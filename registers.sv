==> flow/design.v <==
`timescale 1 ns / 1 ns 
module registers_wp1 #(
			parameter SIZE = 32,
			parameter REG_NUM = 8,
			parameter READ_PORTS = 2,
			parameter WRITE_PORTS = 1
			)
			(
			input clk,
			input [WRITE_PORTS-1:0] RegWrite,
			input [WRITE_PORTS-1:0][$clog2(REG_NUM)-1:0] write_reg,
			input [WRITE_PORTS-1:0][SIZE-1:0] write_data,
			input [READ_PORTS-1:0][$clog2(REG_NUM)-1:0] read_reg,
			output reg [READ_PORTS-1:0][SIZE-1:0] read_data
			);
	reg [REG_NUM-1:0][SIZE-1:0] regs;
	initial
	begin
		regs = 0;
	end
	always @ (negedge clk) begin
				if(RegWrite[0]) regs[write_reg[0]] = write_data[0];
	end
	genvar i;
	generate
		for (i = 0; i < READ_PORTS; i = i + 1) begin : gen_block2	
				always @ (posedge clk) begin  
					read_data[i] = regs[read_reg[i]];
				end
		end
	endgenerate
endmodule
# [Reports on registers_wp1]
# What the tools print for registers_wp1, step after step.
# Lines are those of the file above, counted from 1.
# Operators carry their Yosys type and port widths (W data, S select, Z words).
# Library cell names are shortened.
# The mark n/a stands for no value.
[inputs] design="registers_wp1" clk_port="clk" lib="sky130hd" lib_corner="tt_025C_1v80"

# [Elaborated design]
# Yosys after proc, flatten, opt, wreduce and memory -nomap, before mapping. Enables and synchronous resets that opt folds into registers are not counted as muxes. Memory bits, and registers merged into a memory's read port (data or address), are not among the register bits. Print and check cells are not counted. Equal cells are merged and count once.
[bits] elab_cells=11 in_bits=43 out_inout_bits=64 reg_bits=320
[classes] bitwise=3 shift=4 addsub=1
[op_table] cell="$shiftx A256 B9 Y32" n=2
[op_table] cell="$and A256 B256 Y256" n=1
[op_table] cell="$or A256 B256 Y256" n=1
[op_table] cell="$not A256 Y256" n=1
[op_table] cell="$shift A32 B33 Y256" n=1
[op_table] cell="$shift A32 B33 Y256 const A" n=1
[op_table] cell="$neg A8 Y33" n=1

# [Depth]
# Depth = most cells in a row (Yosys ltp): at word level without a register or memory, in the mapped netlist without a sequential cell, where the memories' decode and read muxes count.
[logic_depth] word_depth=5 ABC_AREA=0 depth_mapped=10 mapped_depth_nobuf=8

# [Mapped cells and area]
# Source: synth_stat.txt of the flow (Yosys; design flattened, memories mapped). It holds for the ABC_AREA given above (unset counts as 0); a run with the other value may have another netlist.
# Totals and module areas in this step are rounded.
[synth_totals] cells=979 seq_area_um2=8970 ff_cells=320 buf_cells=121 yosys_area_um2=16200
[by_type] cell_type="edfxtp_1" n=256 area_total_um2=7.69E+03
[by_type] cell_type="mux4_2" n=128 area_total_um2=2.88E+03
[by_type] cell_type="dfxtp_1" n=64 area_total_um2=1.28E+03
[by_type] cell_type="a22o_1" n=128 area_total_um2=1.12E+03
[by_type] cell_type="mux2_2" n=66 area_total_um2=743.213
[by_type] cell_type="a32o_1" n=72 area_total_um2=720.691
[by_type] cell_type="mux2_4" n=30 area_total_um2=450.432
[by_type] cell_type="nor2b_1" n=35 area_total_um2=218.96
[by_type] cell_type="clkbuf_1" n=48 area_total_um2=180.173
[by_type] cell_type="buf_2" n=31 area_total_um2=155.149
[by_type] cell_type="o2bb2ai_1" n=16 area_total_um2=140.134
[by_type] cell_type="buf_1" n=31 area_total_um2=116.362
[by_type] cell_type="buf_6" n=8 area_total_um2=90.086
[by_type] cell_type="buf_12" n=3 area_total_um2=60.058
[by_type] cell_type="nand2b_1" n=9 area_total_um2=56.304
[by_type] cell_type="ha_1" n=4 area_total_um2=50.048
[by_type] cell_type="o21ai_0" n=8 area_total_um2=40.038
[by_type] cell_type="nand2_1" n=10 area_total_um2=37.536
# Not listed: further types 15, cells in them 32.

Stored flow runs of registers_wp1 (2 of them; Yosys, OpenROAD, sky130hd). They differ in their settings and are not a sequence. Constraints: input delay and output delay 20% of the set period each, output load 0.01 pF.
"power_total_uw": no workload was simulated; the value follows from the tool's default switching activity.
Values from the reports are rounded here.

[flow] flow run A: files
==> flow/run.sh <==
#!/bin/bash
# the make line also repeats the synthesis and layout settings of config.mk as NAME=value (left out here)
make -C /OpenROAD-flow-scripts/flow DESIGN_CONFIG=/design/flow/config.mk WORK_HOME=/design/flow/orfs CLKGATE_MAP_FILE= finish
==> flow/config.mk <==
export PLATFORM = sky130hd
export DESIGN_NAME = registers_wp1
export DESIGN_NICKNAME = registers_wp1
export VERILOG_FILES = /design/flow/design.v
export SDC_FILE = /design/flow/constraint.sdc
export NUM_CORES = 4
export LEC_CHECK = 0
export CAP_MARGIN = 20
export CELL_PAD_IN_SITES_GLOBAL_PLACEMENT = 2
export CORE_MARGIN = 2
export CORE_UTILIZATION = 48
export CTS_CLUSTER_DIAMETER = 345
export CTS_CLUSTER_SIZE = 12
export GPL_ROUTABILITY_DRIVEN = 0
export MAX_ROUTING_LAYER = met5
export PLACE_DENSITY_LB_ADDON = 0.0
export SLEW_MARGIN = 20
==> flow/constraint.sdc <==
create_clock -name core_clock -period 4.58 [get_ports {clk}]
set_input_delay 0.9160 -clock core_clock [delete_from_list [all_inputs] [get_ports {clk}]]
set_output_delay 0.9160 -clock core_clock [all_outputs]
set_load 0.01 [all_outputs]

[flow] flow run A: metrics
[metrics] post_synth_area_um2 = 16200
[metrics] final_hold_ws_ns = 0.573
[metrics] power_total_uw = 8410
[metrics] worst_setup_slack_ns = 0.084
[metrics] setup_tns_ns = 0.000
[metrics] cell_area_final_um2 = 20500
[metrics] finish.utilization_frac = 0.614
[metrics] die_footprint_um2 = 35300

[flow] flow run B: files
==> flow/run.sh <==
#!/bin/bash
# the make line also repeats the synthesis and layout settings of config.mk as NAME=value (left out here)
make -C /OpenROAD-flow-scripts/flow DESIGN_CONFIG=/design/flow/config.mk WORK_HOME=/design/flow/orfs CLKGATE_MAP_FILE= finish
==> flow/config.mk <==
export PLATFORM = sky130hd
export DESIGN_NAME = registers_wp1
export DESIGN_NICKNAME = registers_wp1
export VERILOG_FILES = /design/flow/design.v
export SDC_FILE = /design/flow/constraint.sdc
export NUM_CORES = 4
export LEC_CHECK = 0
export CAP_MARGIN = 20
export CORE_MARGIN = 2
export CORE_UTILIZATION = 40
export SLEW_MARGIN = 20
==> flow/constraint.sdc <==
create_clock -name core_clock -period 4.25 [get_ports {clk}]
set_input_delay 0.8500 -clock core_clock [delete_from_list [all_inputs] [get_ports {clk}]]
set_output_delay 0.8500 -clock core_clock [all_outputs]
set_load 0.01 [all_outputs]

[flow] flow run B: metrics
[metrics] setup_tns_ns = 0.000
[metrics] die_footprint_um2 = 42200
[metrics] worst_setup_slack_ns = 0.025
[metrics] final_hold_ws_ns = 0.578
[metrics] post_synth_area_um2 = 16200
[metrics] cell_area_final_um2 = 21200
[metrics] power_total_uw = 9860
[metrics] finish.utilization_frac = 0.53
